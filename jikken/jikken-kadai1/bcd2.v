==> flow/design.v <==
module bcd1(clk, reset, x, bcd1_out);
  input clk, reset, x;
  output [3:0] bcd1_out;
  reg [3:0] count_reg;   
  assign bcd1_out = count_reg;
  always @(posedge clk or negedge reset) begin
    if(reset == 1'b0) begin
      count_reg = 0;
    end else begin
      if(x == 1'b1) begin   
        if(count_reg == 9) begin  
          count_reg = 0; 
        end else begin
          count_reg = count_reg + x;   
        end
      end  
    end  
  end  
endmodule  
module bcd2(clk, reset, x, bcd2_out);
  input clk, reset, x;
  output [7:0] bcd2_out;
  wire bcd1a_clk;
  wire bcd1a_reset;
  wire bcd1a_x;
  wire [3:0] bcd1a_out;
  wire bcd1b_clk;
  wire bcd1b_reset;
  wire bcd1b_x;
  wire [3:0] bcd1b_out;
  assign bcd1a_clk = clk;
  assign bcd1b_clk = clk;
  assign bcd1a_reset = reset;
  assign bcd1b_reset = reset;
  assign bcd1a_x = x;
  bcd1 bcd1a(bcd1a_clk, bcd1a_reset, bcd1a_x, bcd1a_out);
  bcd1 bcd1b(bcd1b_clk, bcd1b_reset, bcd1b_x, bcd1b_out);
  assign bcd1b_x = (bcd1a_out == 9) ? 1'b1 : 1'b0;
  assign bcd2_out = {bcd1b_out, bcd1a_out};
endmodule
# Step by step through the tools: bcd2

Tool output for the design above, in the order of the flow.
Line numbers count from 1 in the design file above.
Cell names lack the library's common part.
The mark - stands for no value.

Top: bcd2
Clock: clk
Standard-cell library: sky130hd
Corner: tt_025C_1v80

# Word level

Counts by Yosys on the flattened word-level netlist (proc, flatten, opt, wreduce; memories kept). Register bits leave out memories and registers merged into their read ports (data or address); mux counts leave out enables and synchronous resets folded into registers. Print and check cells are left out. Cells with the same type and inputs are merged into one.

Flip-flop bits (word level): 8
Elaborated cells: 9
Bits of input ports: 3
Output and inout port bits: 8

Add/subtract/negate cells: 2
Equal/unequal tests: 2
Muxes and demuxes: 3

Operator list:

| kind                          | number |
| adder 4 x 1 -> 4 bit          | 2 |
| == test 4 bit with constant B | 2 |
| 2-to-1 mux 4 bit              | 2 |
| 2-to-1 mux 1 bit              | 1 |

# Longest topological paths

Yosys ltp: most cells in a row. Word level: on the elaborated netlist, between registers, memories and ports. Mapped: between sequential cells and ports; inverters and the memories' decode and read muxes count.

Depth in word-level cells: 4
ABC_AREA: 0
Depth in mapped cells: 7

# Netlist

Source: synth_stat.txt of the flow (Yosys; design flattened, memories mapped). It holds for the ABC_AREA given above (unset counts as 0); a run with the other value may have another netlist.
The area totals of this step are shown rounded.

Flip-flops: 8
Sequential part of the area: 200 um^2
Buffers: 1
Mapped cells: 46
Chip area (Yosys): 449 um^2

Cell types:

| cell type | number | area in all (um^2) |
| dfrtp_1   | 8      | 200.192 |
| ha_1      | 4      | 50.048 |
| inv_1     | 5      | 18.768 |
| nand2_1   | 5      | 18.768 |
| a21oi_1   | 3      | 15.014 |
| nand3_1   | 3      | 15.014 |
| nand4bb_1 | 1      | 11.261 |
| a222oi_1  | 1      | 10.01 |
| mux2i_1   | 1      | 10.01 |
| o21ai_0   | 2      | 10.01 |
| a31o_2    | 1      | 8.758 |
| o22a_1    | 1      | 8.758 |
| o311ai_0  | 1      | 8.758 |
| o41ai_1   | 1      | 8.758 |
| a21o_1    | 1      | 7.507 |
| nand3b_1  | 1      | 7.507 |
| o21a_1    | 1      | 7.507 |
| and2_0    | 1      | 6.256 |

Other cell types: 5; their cells: 5.
By module: a second synthesis without flattening, with its own total; a netlist apart from the flattened one above.

Cells (unflattened synthesis): 49
Area total of the unflattened synthesis: 455 um^2

Rows give one instance, submodules left out.

Modules:

| module | cells | area (um^2) | instances |
| bcd1   | 24    | 221         | 2 |
| bcd2   | 1     | 12.5        | 1 |

# Worst setup path after synthesis

Source: OpenSTA report_checks on the synthesized netlist (no wires, ideal clock, input and output delay 20% of the period each), path of least setup slack; recovery checks are left aside. Register names are those of the netlist, which keeps one name where synthesis merged equal registers.

Kind: reg-to-reg
Start point: register bcd1a.count_reg[1]
End point: register bcd1b.count_reg[3]
Clock period: 2.08 ns
Path slack: 0.459 ns
Path buffers: 1
Data arrival time: 1.483 ns
Required time: 1.942 ns
Stages: 8
Path delay: 1.621 ns
Setup time: 0.138 ns
Synthesis period reached: 1.621 ns

"path delay" is the arrival time less input delay plus setup time.
"stages": output pins that drive a net of the path, with the launching flip-flop's if there is one; two outputs of one cell count as two.
"synthesis period reached" is the clock period less the worst setup slack; recovery checks do not enter. This is arithmetic on one report: input and output delays are still those of the set period (20% each).
The rows between start and end are the longest chain of elaborated cells between them; the timing report does not say that the signal goes this way. Where chains are equally long, one stands for them.
Each line given opens the expression or statement behind the cell; cells for indexed reads and writes are added by Yosys, which also makes memories of some case tables.
At most two assigning lines are given for a register; there are more.

Cell sequence: dfrtp_1 nand4bb_1 buf_2 inv_1 ha_1 nand2_1 a222oi_1 o41ai_1
Length of the longest elaborated chain: 4
Elaborated cells on any way between the ends: 4

Ends and longest elaborated chain, post-synthesis:

| element              | RTL line | RTL |
| from (decl)          | 4        | `reg [3:0] count_reg;` |
| from (assign)        | 8        | `count_reg = 0;` |
| from (assign)        | 14       | `count_reg = count_reg + x;` |
| == test 4 bit        | 38       | `assign bcd1b_x = (bcd1a_out == 9) ? 1'b1 : 1'b0;` |
| 2-to-1 mux 1 bit     | 38       |  |
| adder 4 x 1 -> 4 bit | 14       |  |
| 2-to-1 mux 4 bit     | 11       | `if(count_reg == 9) begin` |
| to (assign)          | 12       | `count_reg = 0;` |
| to (assign)          | 14       |  |
| to (decl)            | 4        |  |

# Path in the finished layout

Path of least setup slack in the final report of flow run A (OpenROAD, finished layout, wires in). Where an end is a register, its clock arrival counts in the times.

Kind: reg-to-reg
Start point: register bcd1a.count_reg[2]
End point: register bcd1b.count_reg[3]
Path buffers: 0
Setup time: 0.12 ns
Data arrival time: 1.53 ns
Required time: 1.66 ns
Clock period: 1.54 ns
Path slack: 0.14 ns
Stages: 7

The rows between start and end are the longest chain of elaborated cells between them; the timing report does not say that the signal goes this way. Where chains are equally long, one stands for them.
At most two assigning lines are given for a register; there are more.

Cell sequence: dfrtp_1 nand4bb_4 inv_4 ha_4 nand2_2 a222oi_1 o41ai_1
Length of the longest elaborated chain: 4
Elaborated cells on any way between the ends: 4

Ends and longest elaborated chain, post-layout:

| element              | RTL line | RTL |
| from (decl)          | 4        | `reg [3:0] count_reg;` |
| from (assign)        | 8        | `count_reg = 0;` |
| from (assign)        | 14       | `count_reg = count_reg + x;` |
| == test 4 bit        | 38       | `assign bcd1b_x = (bcd1a_out == 9) ? 1'b1 : 1'b0;` |
| 2-to-1 mux 1 bit     | 38       |  |
| adder 4 x 1 -> 4 bit | 14       |  |
| 2-to-1 mux 4 bit     | 11       | `if(count_reg == 9) begin` |
| to (assign)          | 12       | `count_reg = 0;` |
| to (assign)          | 14       |  |
| to (decl)            | 4        |  |

Wiki page: bcd2 / flow data

Stored flow runs of bcd2 (2 of them; Yosys, OpenROAD, sky130hd). They differ in their settings and are not a sequence. Constraints: input delay and output delay 20% of the set period each, output load 0.01 pF.
"achieved clock period" is the run's clock period less its worst setup slack. It is reckoned from that one timing run; input and output delays stay at 20% of the period that was set.
"time of the worst setup path" means the part of the period allowed to the worst setup path (the constraints hold back 20% at inputs and 20% at outputs) less its slack; where the path has registers, the arrival times of their clocks count too.
"total power after layout": no workload was simulated; the value follows from the tool's default switching activity.
Measured values are rounded.

## Flow run A

==> flow/run.sh <==
#!/bin/bash
# the make line also repeats the synthesis and layout settings of config.mk as NAME=value (left out here)
make -C /OpenROAD-flow-scripts/flow DESIGN_CONFIG=/design/flow/config.mk WORK_HOME=/design/flow/orfs CLKGATE_MAP_FILE= finish
==> flow/config.mk <==
export PLATFORM = sky130hd
export DESIGN_NAME = bcd2
export DESIGN_NICKNAME = bcd2
export VERILOG_FILES = /design/flow/design.v
export SDC_FILE = /design/flow/constraint.sdc
export NUM_CORES = 4
export LEC_CHECK = 0
export CAP_MARGIN = 10
export CORE_ASPECT_RATIO = 1.15
export CORE_MARGIN = 3
export CORE_UTILIZATION = 44
export CTS_CLUSTER_DIAMETER = 33
export MIN_ROUTING_LAYER = met1
export PLACE_DENSITY = 0.81
export SETUP_SLACK_MARGIN = 0.1
export SLEW_MARGIN = 20
==> flow/constraint.sdc <==
create_clock -name core_clock -period 1.54 [get_ports {clk}]
set_input_delay 0.3080 -clock core_clock [delete_from_list [all_inputs] [get_ports {clk}]]
set_output_delay 0.3080 -clock core_clock [all_outputs]
set_load 0.01 [all_outputs]

| result of flow run A | value |
|---|---|
| std-cell area (final layout) | 679 um^2 |
| total power after layout | 0.000718 W |
| setup slack of the worst path | 0.135 ns |
| netlist area reported by Yosys | 449 um^2 |
| utilization | 77.1% |
| summed negative setup slack | 0.000 ns |
| total die area | 1440 um^2 |
| achieved clock period | 1.405 ns |
| time of the worst setup path | 1.40 ns |
| worst setup path kind | reg-to-reg |

## Flow run B

==> flow/run.sh <==
#!/bin/bash
# the make line also repeats the synthesis and layout settings of config.mk as NAME=value (left out here)
make -C /OpenROAD-flow-scripts/flow DESIGN_CONFIG=/design/flow/config.mk WORK_HOME=/design/flow/orfs CLKGATE_MAP_FILE= finish
==> flow/config.mk <==
export PLATFORM = sky130hd
export DESIGN_NAME = bcd2
export DESIGN_NICKNAME = bcd2
export VERILOG_FILES = /design/flow/design.v
export SDC_FILE = /design/flow/constraint.sdc
export NUM_CORES = 4
export LEC_CHECK = 0
export CAP_MARGIN = 20
export CORE_MARGIN = 5
export CORE_UTILIZATION = 50
export CTS_CLUSTER_SIZE = 15
export GPL_ROUTABILITY_DRIVEN = 0
export MAX_ROUTING_LAYER = met4
export PLACE_DENSITY_LB_ADDON = 0.21
export SETUP_SLACK_MARGIN = 0.25
export SLEW_MARGIN = 20
==> flow/constraint.sdc <==
create_clock -name core_clock -period 1.78 [get_ports {clk}]
set_input_delay 0.3560 -clock core_clock [delete_from_list [all_inputs] [get_ports {clk}]]
set_output_delay 0.3560 -clock core_clock [all_outputs]
set_load 0.01 [all_outputs]

Flow run B: did not finish, floorplanning stopped with PDN-0185
