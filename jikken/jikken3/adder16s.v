==> flow/design.v <==
module adder16s(clk, reset, x, y, cin, sum, cout);
  input [15:0] x, y;
  input clk, reset, cin;
  output [15:0] sum;
  output cout;
  reg [15:0] r0, r1;
  assign {cout, sum} = r0 + r1 + cin;
  always @(posedge clk or negedge reset) begin
    if(reset == 1'b0) begin
      r0 <= 0; r1 <= 0;
    end else begin
      r0 <= x; r1 <= y;
    end
  end
endmodule
Step by step through the tools: adder16s
Tool output for the design above, in the order of the flow.
Lines are those of the file above, counted from 1.
Library cell names are shortened.
Not given: --
Design
  top: adder16s
  clock port: clk
  library: sky130hd
  timing corner: tt_025C_1v80

Elaborated design
Source: Yosys, flattened and elaborated, memories not mapped. Widths are those after wreduce; folded enables and synchronous resets count as part of the registers. Registers that Yosys merges into a memory's read port (data or address) are not register bits. Print and check cells do not count. Equal cells are merged and count once.
Bit counts
  input port bits: 35
  elaborated cells: 4
  output and inout bits: 17
  register bits after elaboration: 32
Operators by class
  add/subtract/negate cells: 2
Operators with widths (number)
  adder 16 x 16 -> 17 bit: 1
  adder 17 x 1 -> 17 bit: 1

Depth
Yosys ltp: most cells in a row. Word level: on the elaborated netlist, between registers, memories and ports. Mapped: between sequential cells and ports; inverters and the memories' decode and read muxes count.
Logic depth
  depth in word-level cells: 2
  ABC_AREA: 0
  mapped depth: 8
  gate-level depth less buffers: 8

Synthesis result
Yosys stat after the flow's synthesis: flattened, memories mapped to cells. It holds for the ABC_AREA given above (unset counts as 0); a run with the other value may have another netlist.
Cells by type
  dfrtp_1: number 32, area in all 800.768 µm²
  ha_1: number 15, area in all 187.68 µm²
  xnor2_1: number 9, area in all 78.826 µm²
  xor2_1: number 5, area in all 43.792 µm²
  fa_1: number 2, area in all 40.038 µm²
  a21o_1: number 5, area in all 37.536 µm²
  a21oi_1: number 7, area in all 35.034 µm²
  a21oi_2: number 4, area in all 35.034 µm²
  o311ai_4: number 1, area in all 26.275 µm²
  inv_1: number 6, area in all 22.522 µm²
  o21ai_0: number 4, area in all 20.019 µm²
  o21ai_1: number 4, area in all 20.019 µm²
  nor2_1: number 5, area in all 18.768 µm²
  a2111oi_2: number 1, area in all 15.014 µm²
  nand3_1: number 3, area in all 15.014 µm²
  o211ai_1: number 2, area in all 15.014 µm²
  o21a_1: number 2, area in all 15.014 µm²
  o21bai_1: number 2, area in all 15.014 µm²
Not listed: further types 12, cells in them 15.
Synthesis totals
  area of sequential cells: 800.8 µm²
  buffer cells: 0
  cell count: 124
  chip area (Yosys): 1549.0 µm²
  mapped flip-flops: 32

Path before layout
OpenSTA on the mapped netlist: ideal clock, no wires. The path of least setup slack (recovery checks aside). Input and output delay are each 20% of the period. Register names are those of the netlist, which keeps one name where synthesis merged equal registers.
Timing path post-synthesis
  kind: input to output
  from: in cin
  to: out cout
  external output delay: 1.008 ns
  external input delay: 1.008 ns
  time at the first pin: 1.008 ns
  delay of the path: 1.962 ns
  path buffers: 0
  period: 5.04 ns
  slack: 1.062 ns
  data required time: 4.032 ns
  arrival: 2.970 ns
  stages: 8
  synthesis period reached: 3.978 ns
"delay of the path" is the arrival time less input delay plus setup time.
A path that ends at an output port has no setup time.
"stages" counts driving pins, that of a launching flip-flop among them; a cell with two outputs on the path counts twice.
"synthesis period reached" is the clock period less the worst setup slack; recovery checks do not enter. This is arithmetic on one report: input and output delays are still those of the set period (20% each).
The rows between start and end are the longest chain of elaborated cells between them; the timing report does not say that the signal goes this way. Where chains are equally long, one stands for them.
A line is the first line of the expression or statement that the cell stems from. Yosys adds cells for indexed reads and writes and turns some case tables into memories.
On the way, post-synthesis
  cells stage by stage: fa_1 > fa_1 > a21oi_2 > o21ai_2 > a21oi_2 > o311ai_4 > a221o_1 > a21o_1
  cells in the longest elaborated chain: 1
  elaborated cells on any way between the ends: 1
  source lines of those cells: 1
  those cells by class: 1 x add/sub
RTL lines, path post-synthesis
  from (decl): RTL line 3  | input clk, reset, cin;
  adder 17 x 1 -> 17 bit: RTL line 7  | assign {cout, sum} = r0 + r1 + cin;
  to (decl): RTL line 5  | output cout;

Timing after layout
Path of least setup slack in the final report of record 2 (OpenROAD, finished layout, wires in). Where an end is a register, its clock arrival counts in the times.
Timing path after layout
  kind: input to output
  from: in cin
  to: out cout
  arrival: 3.13 ns
  data required time: 3.26 ns
  stages: 10
  time at the first pin: 0.81 ns
  external input delay: 0.81 ns
  slack: 0.13 ns
  path buffers: 2
  external output delay: 0.81 ns
  period: 4.07 ns
The rows between start and end are the longest chain of elaborated cells between them; the timing report does not say that the signal goes this way. Where chains are equally long, one stands for them.
On the way, after layout
  cells stage by stage: dlygate4sd2_1 > fa_2 > fa_2 > a21oi_2 > o21ai_2 > a21oi_2 > o311ai_4 > a221o_1 > a21o_1 > clkdlybuf4s15_2
  cells in the longest elaborated chain: 1
  elaborated cells on any way between the ends: 1
  source lines of those cells: 1
  those cells by class: 1 x add/sub
RTL lines, path after layout
  from (decl): RTL line 3  | input clk, reset, cin;
  adder 17 x 1 -> 17 bit: RTL line 7  | assign {cout, sum} = r0 + r1 + cin;
  to (decl): RTL line 5  | output cout;

==> results <==
Measured results for adder16s: 2 stored runs of the Yosys and OpenROAD flow on sky130hd. The settings differ; the order carries no meaning. The constraints put input and output delay at 20% of the set period each and load the outputs with 0.01 pF.
"achieved clock period (ns)": clock period set for the run, less the worst setup slack. It is reckoned from that one timing run; input and output delays stay at 20% of the period that was set.
"worst setup path time (ns)" = time allowed to the worst setup path (clock period - input delay - output delay, where it has them) - its slack; a late launch clock adds to it, a late capture clock takes from it.
"finish__power__total" rests on the timing tool's default activity at the inputs, not on a simulated workload.

Flow files of record 1
==> flow/run.sh <==
#!/bin/bash
# the make line also repeats the synthesis and layout settings of config.mk as NAME=value (left out here)
make -C /OpenROAD-flow-scripts/flow DESIGN_CONFIG=/design/flow/config.mk WORK_HOME=/design/flow/orfs CLKGATE_MAP_FILE= finish
==> flow/config.mk <==
export PLATFORM = sky130hd
export DESIGN_NAME = adder16s
export DESIGN_NICKNAME = adder16s
export VERILOG_FILES = /design/flow/design.v
export SDC_FILE = /design/flow/constraint.sdc
export NUM_CORES = 4
export LEC_CHECK = 0
export CAP_MARGIN = 20
export CELL_PAD_IN_SITES_DETAIL_PLACEMENT = 2
export CORE_MARGIN = 2
export CORE_UTILIZATION = 55
export CTS_CLUSTER_SIZE = 21
export MIN_ROUTING_LAYER = met2
export PLACE_DENSITY = 0.37
export SETUP_SLACK_MARGIN = 0.47
export SLEW_MARGIN = 0
==> flow/constraint.sdc <==
create_clock -name core_clock -period 2.29 [get_ports {clk}]
set_input_delay 0.4580 -clock core_clock [delete_from_list [all_inputs] [get_ports {clk}]]
set_output_delay 0.4580 -clock core_clock [all_outputs]
set_load 0.01 [all_outputs]

report of record 1: did not finish, place, DPL-0033

Flow files of record 2
==> flow/run.sh <==
#!/bin/bash
# the make line also repeats the synthesis and layout settings of config.mk as NAME=value (left out here)
make -C /OpenROAD-flow-scripts/flow DESIGN_CONFIG=/design/flow/config.mk WORK_HOME=/design/flow/orfs CLKGATE_MAP_FILE= finish
==> flow/config.mk <==
export PLATFORM = sky130hd
export DESIGN_NAME = adder16s
export DESIGN_NICKNAME = adder16s
export VERILOG_FILES = /design/flow/design.v
export SDC_FILE = /design/flow/constraint.sdc
export NUM_CORES = 4
export LEC_CHECK = 0
export CAP_MARGIN = 20
export CORE_MARGIN = 2
export CORE_UTILIZATION = 50
export CTS_CLUSTER_SIZE = 10
export GPL_ROUTABILITY_DRIVEN = 0
export GPL_TIMING_DRIVEN = 1
export PLACE_DENSITY_LB_ADDON = 0.15
export SLEW_MARGIN = 10
export TNS_END_PERCENT = 35
==> flow/constraint.sdc <==
create_clock -name core_clock -period 4.07 [get_ports {clk}]
set_input_delay 0.8140 -clock core_clock [delete_from_list [all_inputs] [get_ports {clk}]]
set_output_delay 0.8140 -clock core_clock [all_outputs]
set_load 0.01 [all_outputs]

report of record 2
yosys chip area after synthesis (um^2): 1549.0
finish__design__die__area: 3559.3
finish__design__instance__utilization: 0.7492
finish__timing__setup__ws: 0.131
finish__timing__setup__tns: 0.000
finish__timing__hold__ws: 0.870
finish__power__total: 8.611e-04
achieved clock period (ns): 3.939
worst setup path time (ns): 2.31
worst setup path kind: input to output
